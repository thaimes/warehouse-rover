==> flow/design.v <==
`timescale 1ns / 1ps
module Overcurrent(
    input clk,
    input reset,
    input sens,
    output reg oc_flag
);
    reg [27:0] oc_timer;
    reg [27:0] debounce;
    initial begin
        oc_timer = 0;
        debounce = 0;
        oc_flag = 0;
    end
    always @(posedge clk) begin
           if (reset) begin
                oc_flag = 0;
                oc_timer = 0;
           end else if (oc_flag == 1) begin
                if (debounce == 27'd10_000_000) begin
                    oc_flag = 0;
                    debounce = 0;
                end
                else begin
                    oc_flag = 1;
                    debounce = debounce + 1;
                end
           end 
           else if (oc_timer == 27'd100_000_000) begin  
                if (sens == 1) begin  
                    if (debounce == 27'd10_000_000) begin  
                        if (sens == 1) begin  
                            debounce = 0;
                            oc_flag = 1;  
                        end
                    end
                    else begin
                        debounce = debounce + 1;
                    end
                end else begin 
                    oc_timer = 0;
                end
           end else begin
                oc_timer = oc_timer + 1;  
           end
       end
endmodule
Step by step through the tools: Overcurrent
Tool output for the design above, in the order of the flow.
Lines are those of the file above, counted from 1.
Operators carry their Yosys type and port widths (W data, S select, Z words).
Cell names lack the library's common part.
Not given: --
- design top: Overcurrent
- clock port: clk
- cell library: sky130hd
- library corner: tt_025C_1v80

Word-level counts
Source: Yosys, flattened and elaborated, memories not mapped. Widths are those after wreduce. Registers that Yosys merges into a memory's read port (data or address) are not register bits. Print and check cells do not count. Equal cells are merged and count once.
- add/sub/neg operators: 2
- equal/unequal tests at 3
- multiplexer cells at 11
- bitwise logic cells: 2
- noted reductions and logical operators: 4
- operators by type and width (kind ; number):
    $mux W28 ; 6
    $add A28 B1 Y28 const B ; 2
    $eq A28 B24 Y1 const B ; 1
    $eq A28 B27 Y1 const B ; 1
    $mux W1 ; 5
    $reduce_bool A2 Y1 ; 2
    $reduce_and A3 Y1 ; 1
    $not A1 Y1 ; 2
    $ne A2 B2 Y1 const B ; 1
    $reduce_and A2 Y1 ; 1
- register bits after elaboration at 57
- noted bits of input ports: 3
- output and inout bits at 1
- word-level cells: 25

Logic depth
Yosys ltp: most cells in a row. Word level: on the elaborated netlist, between registers, memories and ports. Mapped: between sequential cells and ports; inverters and the memories' decode and read muxes count.
- noted depth after elaboration: 5
- ABC_AREA at 0
- noted depth in mapped cells: 10
- noted gate-level depth less buffers: 9

After synthesis
Yosys stat after the flow's synthesis: flattened, memories mapped to cells. It holds for the ABC_AREA given above (unset counts as 0); a run with the other value may have another netlist.
- cells by type (cell type ; number ; total area (µm²)):
    edfxtp_1 ; 28 ; 840.806
    dfxtp_1 ; 29 ; 580.557
    xnor2_1 ; 17 ; 148.893
    nand4_1 ; 22 ; 137.632
    nand3_1 ; 24 ; 120.115
    xor2_1 ; 11 ; 96.342
    nand2_1 ; 23 ; 86.333
    nor2_1 ; 23 ; 86.333
    a21oi_1 ; 16 ; 80.077
    a31oi_1 ; 12 ; 75.072
    mux2i_1 ; 7 ; 70.067
    and3_1 ; 11 ; 68.816
    ha_1 ; 4 ; 50.048
    o21ai_0 ; 9 ; 45.043
    nor4_1 ; 6 ; 37.536
    inv_1 ; 9 ; 33.782
    and2_1 ; 5 ; 31.28
    nor3_1 ; 6 ; 30.029
Not listed: further types 31, cells in them 50.
- mapped cells at 312
- cell area after synthesis at 3010.4 µm²
- sequential area: 1421.4 µm²
- flip-flops: 57
- buffers at 10

Timing after synthesis
Path of least setup slack by OpenSTA after synthesis, without wires, with an ideal clock, recovery checks aside; 20% of the period is set as input and as output delay. Where synthesis merged equal registers, the netlist keeps one of their names.
- path kind: reg-to-reg
- start point: register oc_timer[3]
- end point: register debounce[0]
- period: 3.25 ns
- noted setup time: 0.325 ns
- noted time at the first pin: 0.000 ns
- noted arrival time: 1.845 ns
- data required time at 2.925 ns
- path slack: 1.080 ns
- path delay at 2.170 ns
- stages on the path at 7
- buffers on the path at 1
- synthesis period reached at 2.17 ns
"path delay" = arrival - input delay + setup time.
"stages on the path" counts driving pins, that of a launching flip-flop among them; a cell with two outputs on the path counts twice.
"synthesis period reached" is the clock period less the worst setup slack; recovery checks do not enter. This is arithmetic on one report: input and output delays are still those of the set period (20% each).
The rows between start and end are the longest chain of elaborated cells between them; the timing report does not say that the signal goes this way. Where chains are equally long, one stands for them.
Each line given opens the expression or statement behind the cell; cells for indexed reads and writes are added by Yosys, which also makes memories of some case tables.
A register here has more assigning lines than the two given.
Only ways into the end's enable, where the timed path ends, are counted here.
- cell sequence: dfxtp_1 > or4_4 > nor4_4 > and3_4 > o21ai_2 > clkinv_2 > buf_6
- noted cells in the longest elaborated chain: 3
- noted elaborated cells between the ends (all ways): 3
- source lines of those cells at 1
- those cells by class: eq/ne: 1; reduce/logical: 2
- RTL lines, path after synthesis (element ; line ; RTL):
    from (decl) ; 8 ; reg [27:0] oc_timer;
    from (assign) ; 18 ; oc_timer = 0;
    from (assign) ; 44 ; oc_timer = oc_timer + 1;
    $eq A28 B27 Y1 ; 29 ; else if (oc_timer == 27'd100_000_000) begin
    $reduce_bool A2 Y1 ; -- ;
    $reduce_and A3 Y1 ; -- ;
    to (assign) ; 26 ; debounce = debounce + 1;
    to (assign) ; 38 ; debounce = debounce + 1;
    to (decl) ; 9 ; reg [27:0] debounce;

Worst path after layout
From the final timing report of flow run A: the path of least setup slack in the routed layout; clock arrival at registers is part of the times.
- path kind: reg-to-reg
- start point: register oc_timer[0]
- end point: register debounce[2]
- period: 2.39 ns
- noted setup time: 0.30 ns
- noted time at the first pin: 0.33 ns
- noted arrival time: 2.17 ns
- data required time at 2.42 ns
- path slack: 0.24 ns
- stages on the path at 9
- buffers on the path at 1
The rows between start and end are the longest chain of elaborated cells between them; the timing report does not say that the signal goes this way. Where chains are equally long, one stands for them.
A register here has more assigning lines than the two given.
Only ways into the end's enable, where the timed path ends, are counted here.
- cell sequence: dfxtp_1 > inv_1 > ha_1 > nor4bb_1 > and4_1 > and3_4 > o21ai_2 > clkinv_2 > buf_12
- noted cells in the longest elaborated chain: 3
- noted elaborated cells between the ends (all ways): 3
- source lines of those cells at 1
- those cells by class: eq/ne: 1; reduce/logical: 2
- RTL lines, path after layout (element ; line ; RTL):
    from (decl) ; 8 ; reg [27:0] oc_timer;
    from (assign) ; 18 ; oc_timer = 0;
    from (assign) ; 44 ; oc_timer = oc_timer + 1;
    $eq A28 B27 Y1 ; 29 ; else if (oc_timer == 27'd100_000_000) begin
    $reduce_bool A2 Y1 ; -- ;
    $reduce_and A3 Y1 ; -- ;
    to (assign) ; 26 ; debounce = debounce + 1;
    to (assign) ; 38 ; debounce = debounce + 1;
    to (decl) ; 9 ; reg [27:0] debounce;

Flow measurements of Overcurrent on sky130hd: 2 stored runs with different settings, listed in no order. Input and output delays are each 20% of the period that was set; the output load is 0.01 pF.
"clock period achieved" is the run's clock period less its worst setup slack. It is reckoned from that one timing run; input and output delays stay at 20% of the period that was set.
"time used up by the worst setup path" means the part of the period allowed to the worst setup path (the constraints hold back 20% at inputs and 20% at outputs) less its slack; where the path has registers, the arrival times of their clocks count too.
By "total design power" is meant OpenSTA's value without simulated activity: inputs other than the clock are taken to toggle once in ten clock periods, and the tool carries that through the logic.

Flow run A
Settings were period_ns = 2.39; CAP_MARGIN = 20; CORE_MARGIN = 2; CORE_UTILIZATION = 40; SLEW_MARGIN = 20
- worst slack on setup checks at 0.245 ns
- setup TNS: 0.000 ns
- utilization after layout at 47.6 %
- total design power: 2084 µW
- noted the cell area after synthesis: 3010.4 µm²
- smallest hold slack: 0.468 ns
- total die area at 8235.6 µm²
- noted the standard-cell area of the final layout: 3454.6 µm²
- time used up by the worst setup path: 2.15 ns
- critical path type: reg-to-reg
- clock period achieved: 2.145 ns

Flow run B
Settings were period_ns = 1.62; CORE_UTILIZATION = 69; SETUP_SLACK_MARGIN = 0.41; PLACE_DENSITY_LB_ADDON = 0.18; CTS_CLUSTER_SIZE = 87; CAP_MARGIN = 15; SLEW_MARGIN = 40; MIN_ROUTING_LAYER = met1; CORE_MARGIN = 2
- stopped before the end: clock tree synthesis reported DPL-0038
